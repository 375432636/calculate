==> flow/design.v <==
module spi_slave(
    input wire master_clk,           
    input wire master_chip_select,   
    input wire master_data,          
    output reg [47:0] data_in  
);
    always @(posedge master_clk) begin
        if (master_chip_select) begin
            data_in <= {data_in[46:0], master_data};  
        end
    end
endmodule
# --- Tool chain data of spi_slave ---
# What the tools print for spi_slave, step after step.
# Line numbers count from 1 in the design file above.
# Cell names lack the library's common part.
design:
  design: "spi_slave"
  clk_port: "master_clk"
  library: "sky130hd"
  corner: "tt_025C_1v80"

# --- After elaboration ---
# Source: Yosys, flattened and elaborated, memories not mapped. Widths are those after wreduce; folded enables and synchronous resets count as part of the registers. Registers that Yosys merges into a memory's read port (data or address) are not register bits. Print and check cells do not count. Equal cells are merged and count once.
bits:
  regBits: 48
  latch_bits: 0
  ramBits: 0
  rom_bits: 0
  clocked_rd_ports_x_width: 0
  mem_count: 0
  inputBits: 3
  output_inout_bits: 48
  elab_cells: 1
classes:
  n_addsub: 0
  multipliers: 0
  div: 0
  cmp: 0
  eq_ne: 0
  shifts: 0
  muxes: 0
  n_logic: 0
  reduce_logical: 0

# --- Longest topological paths ---
# Yosys ltp: most cells in a row. Word level: on the elaborated netlist, between registers, memories and ports. Mapped: between sequential cells and ports; inverters and the memories' decode and read muxes count.
logic_depth:
  depth_word: 0
  ABC_AREA: 0
  depth_mapped: 0
  depth_no_buf: 0

# --- Mapped cells and area ---
# The flow's flattened synthesis, as Yosys stat reports it; memories are mapped. The netlist is that of the ABC_AREA named above (0 if unset); the other value can give another one.
synth_totals:
  cell_count: 48
  yosys_area_um2: 1441.4
  sequential_area_um2: 1441.4
  flip_flops: 48
  buf_cells: 0
by_type:
  columns: ["cell_type", "n", "area_total_um2"]
  rows:
  - ["edfxtp_1", 48, 1.44E+03]

# --- Path before layout ---
# Source: OpenSTA report_checks on the synthesized netlist (no wires, ideal clock, input and output delay 20% of the period each), path of least setup slack; recovery checks are left aside. Register names are those of the netlist, which keeps one name where synthesis merged equal registers.
synth_timing:
  kind: "flip-flop to flip-flop"
  start: "register data_in[9]"
  end: "register data_in[10]"
  tclk_ns: 0.938
  setup_time_ns: 0.288
  launch_ns: 0.000
  t_arrival_ns: 0.403
  required_ns: 0.650
  path_slack_ns: 0.246
  path_delay_ns: 0.691
  stages: 1
  n_path_buf: 0
  synth_period_reached_ns: 0.692
# "path_delay_ns" = arrival - input delay + setup time.
# "stages" counts driving pins, that of a launching flip-flop among them; a cell with two outputs on the path counts twice.
# "synth_period_reached_ns" = period - worst setup slack (recovery checks aside). The figure is calculated, with input and output delays left at 20% of the set period.
synth_between:
  path_cell_list: "edfxtp_1"
  elab_chain_len: 0
  cells_between: 0
  cone_lines: 0
synth_lines:
  columns: ["item", "line", "rtl"]
  rows:
  - ["start: declaration", 5, "output reg [47:0] data_in"]
  - ["start: assignment", 9, "data_in <= {data_in[46:0], master_data};"]
  - ["end: assignment", 9, null]
  - ["end: declaration", 5, null]

# --- Path in the finished layout ---
# From the final timing report of flow run A: the path of least setup slack in the routed layout; clock arrival at registers is part of the times.
layout_timing:
  kind: "flip-flop to output port"
  start: "register data_in[11]"
  end: "output data_in[11]"
  tclk_ns: 0.962
  out_delay_ns: 0.19
  launch_ns: 0.29
  t_arrival_ns: 0.90
  required_ns: 0.77
  path_slack_ns: -0.13
  stages: 2
  n_path_buf: 1
layout_between:
  path_cell_list: "edfxtp_1 -> buf_2"
  elab_chain_len: 0
  cells_between: 0
  cone_lines: 0
layout_lines:
  columns: ["item", "line", "rtl"]
  rows:
  - ["start: declaration", 5, "output reg [47:0] data_in"]
  - ["start: assignment", 9, "data_in <= {data_in[46:0], master_data};"]
  - ["end: declaration", 5, null]

# Measured results for spi_slave: 2 stored runs of the Yosys and OpenROAD flow on sky130hd. The settings differ; the order carries no meaning. The constraints put input and output delay at 20% of the set period each and load the outputs with 0.01 pF.
# "clock_period_reached_ns" = clock period - worst setup slack. The figure is calculated, with input and output delays left at 20% of the set period.
# By "design_power_w" is meant OpenSTA's value without simulated activity: inputs other than the clock are taken to toggle once in ten clock periods, and the tool carries that through the logic.
runs:
  - name: "flow run A"
    settings:
      period_ns: 0.962
      CORE_UTILIZATION: 51
      PLACE_DENSITY: 0.74
      HOLD_SLACK_MARGIN: 0.13
      CORE_ASPECT_RATIO: 0.6
      CORE_MARGIN: 7
      CELL_PAD_IN_SITES_GLOBAL_PLACEMENT: 2
      CELL_PAD_IN_SITES_DETAIL_PLACEMENT: 0
      SLEW_MARGIN: 0
      MIN_ROUTING_LAYER: "met1"
      MAX_ROUTING_LAYER: "met5"
      CAP_MARGIN: 20
    results:
      synth_area_um2: 1441.4
      die_footprint_um2: 4559.5
      util_frac: 0.91
      fin_ws_ns: -0.133
      timing.setup.tns_ns: -4.233
      ws_hold_ns: 0.361
      design_power_w: 0.0041
      clock_period_reached_ns: 1.095
  - name: "flow run B"
    settings:
      period_ns: 0.434
      CORE_UTILIZATION: 64
      PLACE_DENSITY_LB_ADDON: 0.06
      CORE_ASPECT_RATIO: 0.85
      CELL_PAD_IN_SITES_GLOBAL_PLACEMENT: 1
      CELL_PAD_IN_SITES_DETAIL_PLACEMENT: 1
      TNS_END_PERCENT: 50
      ABC_AREA: 1
      GPL_TIMING_DRIVEN: 1
      CTS_CLUSTER_DIAMETER: 205
      MAX_ROUTING_LAYER: "met4"
      CAP_MARGIN: 20
      CORE_MARGIN: 2
      SLEW_MARGIN: 20
    outcome: "stopped before the end: placement reported FLW-0024"
